==> flow/design.v <==
`timescale 1ns/1ps
module alu(
           clk,            
           rst_n,          
           src1,           
           src2,           
           ALU_control,    
           result,         
           zero,           
           cout,           
           overflow        
           );
input           clk;
input           rst_n;
input  [32-1:0] src1;
input  [32-1:0] src2;
input   [4-1:0] ALU_control;
output [32-1:0] result;
output          zero;
output          cout;
output          overflow;
reg    [32-1:0] result;
reg             zero;
reg             cout;
reg             overflow;
wire [31:0] p_result;
wire [31:0] p_cout;
wire set_less;
alu_top b0(src1[0],src2[0],set_less,ALU_control[3],ALU_control[2],ALU_control[3]^ALU_control[2],ALU_control[1:0],p_result[0],p_cout[0]);
alu_top b1 (src1[1],src2[1],1'b0,ALU_control[3],ALU_control[2],p_cout[0],ALU_control[1:0],p_result[1],p_cout[1]);
alu_top b2 (src1[2],src2[2],1'b0,ALU_control[3],ALU_control[2],p_cout[1],ALU_control[1:0],p_result[2],p_cout[2]);
alu_top b3 (src1[3],src2[3],1'b0,ALU_control[3],ALU_control[2],p_cout[2],ALU_control[1:0],p_result[3],p_cout[3]);
alu_top b4 (src1[4],src2[4],1'b0,ALU_control[3],ALU_control[2],p_cout[3],ALU_control[1:0],p_result[4],p_cout[4]);
alu_top b5 (src1[5],src2[5],1'b0,ALU_control[3],ALU_control[2],p_cout[4],ALU_control[1:0],p_result[5],p_cout[5]);
alu_top b6 (src1[6],src2[6],1'b0,ALU_control[3],ALU_control[2],p_cout[5],ALU_control[1:0],p_result[6],p_cout[6]);
alu_top b7 (src1[7],src2[7],1'b0,ALU_control[3],ALU_control[2],p_cout[6],ALU_control[1:0],p_result[7],p_cout[7]);
alu_top b8 (src1[8],src2[8],1'b0,ALU_control[3],ALU_control[2],p_cout[7],ALU_control[1:0],p_result[8],p_cout[8]);
alu_top b9 (src1[9],src2[9],1'b0,ALU_control[3],ALU_control[2],p_cout[8],ALU_control[1:0],p_result[9],p_cout[9]);
alu_top b10 (src1[10],src2[10],1'b0,ALU_control[3],ALU_control[2],p_cout[9],ALU_control[1:0],p_result[10],p_cout[10]);
alu_top b11 (src1[11],src2[11],1'b0,ALU_control[3],ALU_control[2],p_cout[10],ALU_control[1:0],p_result[11],p_cout[11]);
alu_top b12 (src1[12],src2[12],1'b0,ALU_control[3],ALU_control[2],p_cout[11],ALU_control[1:0],p_result[12],p_cout[12]);
alu_top b13 (src1[13],src2[13],1'b0,ALU_control[3],ALU_control[2],p_cout[12],ALU_control[1:0],p_result[13],p_cout[13]);
alu_top b14 (src1[14],src2[14],1'b0,ALU_control[3],ALU_control[2],p_cout[13],ALU_control[1:0],p_result[14],p_cout[14]);
alu_top b15 (src1[15],src2[15],1'b0,ALU_control[3],ALU_control[2],p_cout[14],ALU_control[1:0],p_result[15],p_cout[15]);
alu_top b16 (src1[16],src2[16],1'b0,ALU_control[3],ALU_control[2],p_cout[15],ALU_control[1:0],p_result[16],p_cout[16]);
alu_top b17 (src1[17],src2[17],1'b0,ALU_control[3],ALU_control[2],p_cout[16],ALU_control[1:0],p_result[17],p_cout[17]);
alu_top b18 (src1[18],src2[18],1'b0,ALU_control[3],ALU_control[2],p_cout[17],ALU_control[1:0],p_result[18],p_cout[18]);
alu_top b19 (src1[19],src2[19],1'b0,ALU_control[3],ALU_control[2],p_cout[18],ALU_control[1:0],p_result[19],p_cout[19]);
alu_top b20 (src1[20],src2[20],1'b0,ALU_control[3],ALU_control[2],p_cout[19],ALU_control[1:0],p_result[20],p_cout[20]);
alu_top b21 (src1[21],src2[21],1'b0,ALU_control[3],ALU_control[2],p_cout[20],ALU_control[1:0],p_result[21],p_cout[21]);
alu_top b22 (src1[22],src2[22],1'b0,ALU_control[3],ALU_control[2],p_cout[21],ALU_control[1:0],p_result[22],p_cout[22]);
alu_top b23 (src1[23],src2[23],1'b0,ALU_control[3],ALU_control[2],p_cout[22],ALU_control[1:0],p_result[23],p_cout[23]);
alu_top b24 (src1[24],src2[24],1'b0,ALU_control[3],ALU_control[2],p_cout[23],ALU_control[1:0],p_result[24],p_cout[24]);
alu_top b25 (src1[25],src2[25],1'b0,ALU_control[3],ALU_control[2],p_cout[24],ALU_control[1:0],p_result[25],p_cout[25]);
alu_top b26 (src1[26],src2[26],1'b0,ALU_control[3],ALU_control[2],p_cout[25],ALU_control[1:0],p_result[26],p_cout[26]);
alu_top b27 (src1[27],src2[27],1'b0,ALU_control[3],ALU_control[2],p_cout[26],ALU_control[1:0],p_result[27],p_cout[27]);
alu_top b28 (src1[28],src2[28],1'b0,ALU_control[3],ALU_control[2],p_cout[27],ALU_control[1:0],p_result[28],p_cout[28]);
alu_top b29 (src1[29],src2[29],1'b0,ALU_control[3],ALU_control[2],p_cout[28],ALU_control[1:0],p_result[29],p_cout[29]);
alu_top b30 (src1[30],src2[30],1'b0,ALU_control[3],ALU_control[2],p_cout[29],ALU_control[1:0],p_result[30],p_cout[30]);
alu_top b31 (src1[31],src2[31],1'b0,ALU_control[3],ALU_control[2],p_cout[30],ALU_control[1:0],p_result[31],p_cout[31]);
assign set_less = src1[31]^~src2[31]^p_cout[30];  
always@( posedge clk or negedge rst_n )
begin
	if(!rst_n) begin
	end
	else begin
        result = p_result;
        zero = (result == 0)? 1 : 0;
        if(ALU_control[1:0] == 2'b11)begin
            cout = 0;
            overflow = 0;
        end
        else begin
            cout = p_cout[31];
            overflow = (ALU_control[1]&~ALU_control[0]) & ~((src1[31]^ALU_control[3])^(src2[31]^ALU_control[2])) & ((src1[31]^ALU_control[3])^(result[31]));
        end
    end
end
endmodule
`timescale 1ns/1ps
module alu_top(
               src1,        
               src2,        
               less,        
               A_invert,    
               B_invert,    
               cin,         
               operation,   
               result,      
               cout        
               );
input         src1;
input         src2;
input         less;
input         A_invert;
input         B_invert;
input         cin;
input [2-1:0] operation;
output        result;
output        cout;
reg           a,b,cout,result;
always@(*)
begin
    a = src1 ^ A_invert;
    b = src2 ^ B_invert;
    case (operation)
        2'b00: begin
            result = a&b;
            cout = 0;
        end
        2'b01:begin
            result = a|b;
            cout = 0;
        end
        2'b10:begin
            result = a^b^cin;
            cout = a&b | (a^b)&cin;
        end
        2'b11:begin
            result = less;
            cout = a&b | (a^b)&cin;
         end
    endcase
end
endmodule
### Tool chain data of alu

The steps from the RTL of alu to its reports follow in flow order.
Lines are those of the file above, counted from 1.
Operators: Yosys type, input widths -> output width; for muxes data width and select width s.
Library cell names are shortened.
A cell with -- has no value.

| design | value |
|---|---|
| design top | alu |
| clock input | clk |
| library | sky130hd |
| timing corner | tt_025C_1v80 |

### Word level

Counts by Yosys on the flattened word-level netlist (proc, flatten, opt, wreduce; memories kept). Register bits leave out memories and registers merged into their read ports (data or address). Print and check cells are left out. Cells with the same type and inputs are merged into one.

| cells by class | value |
|---|---|
| equality and inequality tests | 3 |
| multiplexer cells | 65 |
| bitwise logic cells | 265 |
| reductions and logical operators | 4 |

Operator list:

| operator | count |
|---|---|
| $xor 1x1->1 | 131 |
| $pmux 1 s4 | 32 |
| $and 1x1->1 | 67 |
| $or 1x1->1 | 64 |
| $pmux 1 s2 | 32 |
| $logic_not 32->1 | 1 |
| $eq 2x2->1 const B | 2 |
| $reduce_or 2->1 | 2 |
| $not 1->1 | 2 |
| $eq 2x1->1 const B | 1 |
| $logic_not 2->1 | 1 |
| $xnor 1x1->1 | 1 |
| $mux 1 | 1 |

| bit counts | value |
|---|---|
| register bits | 35 |
| output and inout port bits | 35 |
| word-level cells | 341 |

### Logic depth

Longest topological path by Yosys (ltp), each cell counted once; first at word level (registers and memories cut), then after technology mapping (sequential cells cut; the memories' decode and read muxes count).

| logic depth | value |
|---|---|
| depth after elaboration | 99 |
| ABC_AREA | 0 |
| depth in mapped cells | 72 |

### Synthesis result

Source: synth_stat.txt of the flow (Yosys; design flattened, memories mapped). It holds for the ABC_AREA given above (unset counts as 0); a run with the other value may have another netlist.
The area totals of this step are shown rounded.

| synthesis totals | value |
|---|---|
| cells in the netlist | 454 |
| chip area (Yosys) | 4550 µm² |
| flip-flops | 35 |
| buffer cells | 27 |

Cells by type:

| cell type | count | area in all (µm²) |
|---|---|---|
| edfxtp_1 | 35 | 1.05E+03 |
| ha_1 | 64 | 800.768 |
| fa_1 | 32 | 640.614 |
| xor2_1 | 63 | 551.779 |
| nor2b_1 | 47 | 294.032 |
| inv_1 | 73 | 274.013 |
| nand2b_1 | 31 | 193.936 |
| o31a_1 | 22 | 192.685 |
| o21ai_0 | 23 | 115.11 |
| mux2i_1 | 7 | 70.067 |
| or4_1 | 7 | 52.55 |
| clkbuf_1 | 13 | 48.797 |
| o22ai_1 | 7 | 43.792 |
| xnor2_1 | 5 | 43.792 |
| buf_2 | 7 | 35.034 |
| mux4_2 | 1 | 22.522 |
| buf_1 | 5 | 18.768 |
| nor4_2 | 1 | 12.512 |

Not listed: further types 11, cells in them 11.
The figures by module come from a second, unflattened synthesis with its own total; it is not the netlist above.

| unflattened totals | value |
|---|---|
| cells (unflattened synthesis) | 441 |
| area (unflattened synthesis) | 4720 µm² |

Each row is one instance without its submodules.

By module:

| module | times used | cells | area (µm²) |
|---|---|---|---|
| alu_top | 32 | 12 | 110 |
| alu | 1 | 57 | 1200 |

### Timing after synthesis

Source: OpenSTA report_checks on the synthesized netlist (no wires, ideal clock, input and output delay 20% of the period each), path of least setup slack; recovery checks are left aside. Register names are those of the netlist, which keeps one name where synthesis merged equal registers.

| timing path post-synthesis | value |
|---|---|
| path kind | in2reg |
| from | input port ALU_control[3] |
| to | register zero |
| clock period | 33.8 ns |
| arrival | 24.887 ns |
| required time | 33.630 ns |
| path slack | 8.744 ns |
| delay of the path | 18.297 ns |
| stages | 72 |
| buffers on the path | 2 |
| synthesis period reached | 25.056 ns |

"delay of the path" is the arrival time less input delay plus setup time.
"stages": output pins that drive a net of the path, with the launching flip-flop's if there is one; two outputs of one cell count as two.
"synthesis period reached" is the clock period less the worst setup slack; recovery checks do not enter. This is arithmetic on one report: input and output delays are still those of the set period (20% each).
Between the ends stands the longest chain of elaborated cells between them, by number of cells; it is not shown to be the way that was timed. Of several equally long chains one is given.
Each line given opens the expression or statement behind the cell; cells for indexed reads and writes are added by Yosys, which also makes memories of some case tables.

| on the way, post-synthesis | value |
|---|---|
| cells stage by stage | clkbuf_1 > clkbuf_1 > xor2_1 > inv_1 > fa_1 > nand2b_1 > fa_1 > nand2b_1 > fa_1 > nand2b_1 > fa_1 > nand2b_1 > fa_1 > nand2b_1 > fa_1 > nand2b_1 > fa_1 > nand2b_1 > [... 36 more ...] > fa_1 > nand2b_1 > fa_1 > nand2b_1 > fa_1 > nand2b_1 > fa_1 > nand2b_1 > fa_1 > nand2b_1 > fa_1 > nor2b_1 > fa_1 > mux2i_1 > o22ai_1 > nor4_1 > or4b_1 > nor4_2 |
| cells in the longest elaborated chain | 99 |
| elaborated cells on any way between the ends | 289 |
| those cells by class | mux: 64; logic: 224; reduce/logical: 1 |

Ends and longest elaborated chain, post-synthesis:

| element | RTL line | RTL |
|---|---|---|
| start: declaration | 17 | `input   [4-1:0] ALU_control;` |
| $xor 1x1->1 | 104 | `a = src1 ^ A_invert;` |
| $xor 1x1->1 | 117 | `cout = a&b \| (a^b)&cin;` |
| $and 1x1->1 | 117 |  |
| $or 1x1->1 | 117 |  |
| $pmux 1 s2 | 106 | `case (operation)` |
| $and 1x1->1 | 117 |  |
| $or 1x1->1 | 117 |  |
| [... 85 more ...] | -- |  |
| $and 1x1->1 | 117 |  |
| $or 1x1->1 | 117 |  |
| $pmux 1 s2 | 106 |  |
| $xor 1x1->1 | 116 | `result = a^b^cin;` |
| $pmux 1 s4 | 106 |  |
| $logic_not 32->1 | 68 | `zero = (result == 0)? 1 : 0;` |
| $mux 1 | 68 |  |
| end: assignment | 68 |  |
| end: declaration | 19 | `output          zero;` |

### Timing after layout

From the final timing report of stored run 2: the path of least setup slack in the routed layout; clock arrival at registers is part of the times.

| timing path post-layout | value |
|---|---|
| path kind | in2reg |
| from | input port ALU_control[3] |
| to | register zero |
| clock period | 47.6 ns |
| arrival | 29.28 ns |
| required time | 47.71 ns |
| path slack | 18.43 ns |
| stages | 72 |
| buffers on the path | 2 |

Between the ends stands the longest chain of elaborated cells between them, by number of cells; it is not shown to be the way that was timed. Of several equally long chains one is given.

| on the way, post-layout | value |
|---|---|
| cells stage by stage | buf_2 > buf_4 > xor2_1 > inv_1 > fa_1 > nand2b_1 > fa_1 > nand2b_1 > fa_1 > nand2b_1 > fa_1 > nand2b_1 > fa_1 > nand2b_1 > fa_1 > nand2b_1 > fa_1 > nand2b_1 > [... 36 more ...] > fa_1 > nand2b_1 > fa_1 > nand2b_1 > fa_1 > nand2b_1 > fa_1 > nand2b_1 > fa_1 > nand2b_1 > fa_1 > nor2b_1 > fa_1 > mux2i_1 > o22ai_1 > nor4_1 > or4b_1 > nor4_2 |
| cells in the longest elaborated chain | 99 |
| elaborated cells on any way between the ends | 289 |
| those cells by class | mux: 64; logic: 224; reduce/logical: 1 |

Ends and longest elaborated chain, post-layout:

| element | RTL line | RTL |
|---|---|---|
| start: declaration | 17 | `input   [4-1:0] ALU_control;` |
| $xor 1x1->1 | 104 | `a = src1 ^ A_invert;` |
| $xor 1x1->1 | 117 | `cout = a&b \| (a^b)&cin;` |
| $and 1x1->1 | 117 |  |
| $or 1x1->1 | 117 |  |
| $pmux 1 s2 | 106 | `case (operation)` |
| $and 1x1->1 | 117 |  |
| $or 1x1->1 | 117 |  |
| [... 85 more ...] | -- |  |
| $and 1x1->1 | 117 |  |
| $or 1x1->1 | 117 |  |
| $pmux 1 s2 | 106 |  |
| $xor 1x1->1 | 116 | `result = a^b^cin;` |
| $pmux 1 s4 | 106 |  |
| $logic_not 32->1 | 68 | `zero = (result == 0)? 1 : 0;` |
| $mux 1 | 68 |  |
| end: assignment | 68 |  |
| end: declaration | 19 | `output          zero;` |

Add stored flow runs of alu

Record of 2 stored runs of the RTL-to-layout flow on alu, platform sky130hd. The runs are unordered. Constraints: input delay and output delay 20% of the set period each, output load 0.01 pF.
"clock period achieved" = clock period - worst setup slack. The figure is calculated, with input and output delays left at 20% of the set period.
"time used up by the worst setup path" is the time allowed to the run's worst setup path (the clock period less input and output delay, where it has them) less its slack. Clock arrival times count: a late capture clock shortens it, a late launch clock lengthens it.
"total power of the final layout" rests on the timing tool's default activity at the inputs, not on a simulated workload.
Measured values are rounded.
Among the settings, n/a means not set for that run.
Results: n/a = not shown.

| stored run | period_ns | CORE_UTILIZATION | PLACE_DENSITY | CELL_PAD_IN_SITES_GLOBAL_PLACEMENT | CELL_PAD_IN_SITES_DETAIL_PLACEMENT | ABC_AREA | GPL_TIMING_DRIVEN | CAP_MARGIN | CORE_MARGIN | SLEW_MARGIN | SETUP_SLACK_MARGIN | PLACE_DENSITY_LB_ADDON | CORE_ASPECT_RATIO | GPL_ROUTABILITY_DRIVEN | total power of the final layout (uW) | setup slack of the critical path (ns) | clock period achieved (ns) | die area (µm²) | synthesis area (µm²) | time used up by the worst setup path (ns) | critical path type | total negative slack on setup checks (ns) | standard-cell area after layout (µm²) | post-route utilization (%) | lowest hold slack (ns) |
|---|---|---|---|---|---|---|---|---|---|---|---|---|---|---|---|---|---|---|---|---|---|---|---|---|---|
| stored run 1 | 44.3 | 63 | 0.61 | 3 | 0 | 0 | 0 | 20 | 2 | 20 | n/a | n/a | n/a | n/a | n/a | n/a | n/a | n/a | n/a | n/a | n/a | n/a | n/a | n/a | n/a |
| stored run 2 | 47.6 | 64 | n/a | n/a | n/a | n/a | n/a | 20 | 10 | 35 | -2.0 | 0.12 | 0.68 | 1 | 118 | 18.4 | 29.168 | 10900 | 4550 | 19.65 | in2reg | 0.000 | 5670 | 81.7 | 9.87 |

Stored run 1: not finished: placement ended with error GPL-0301
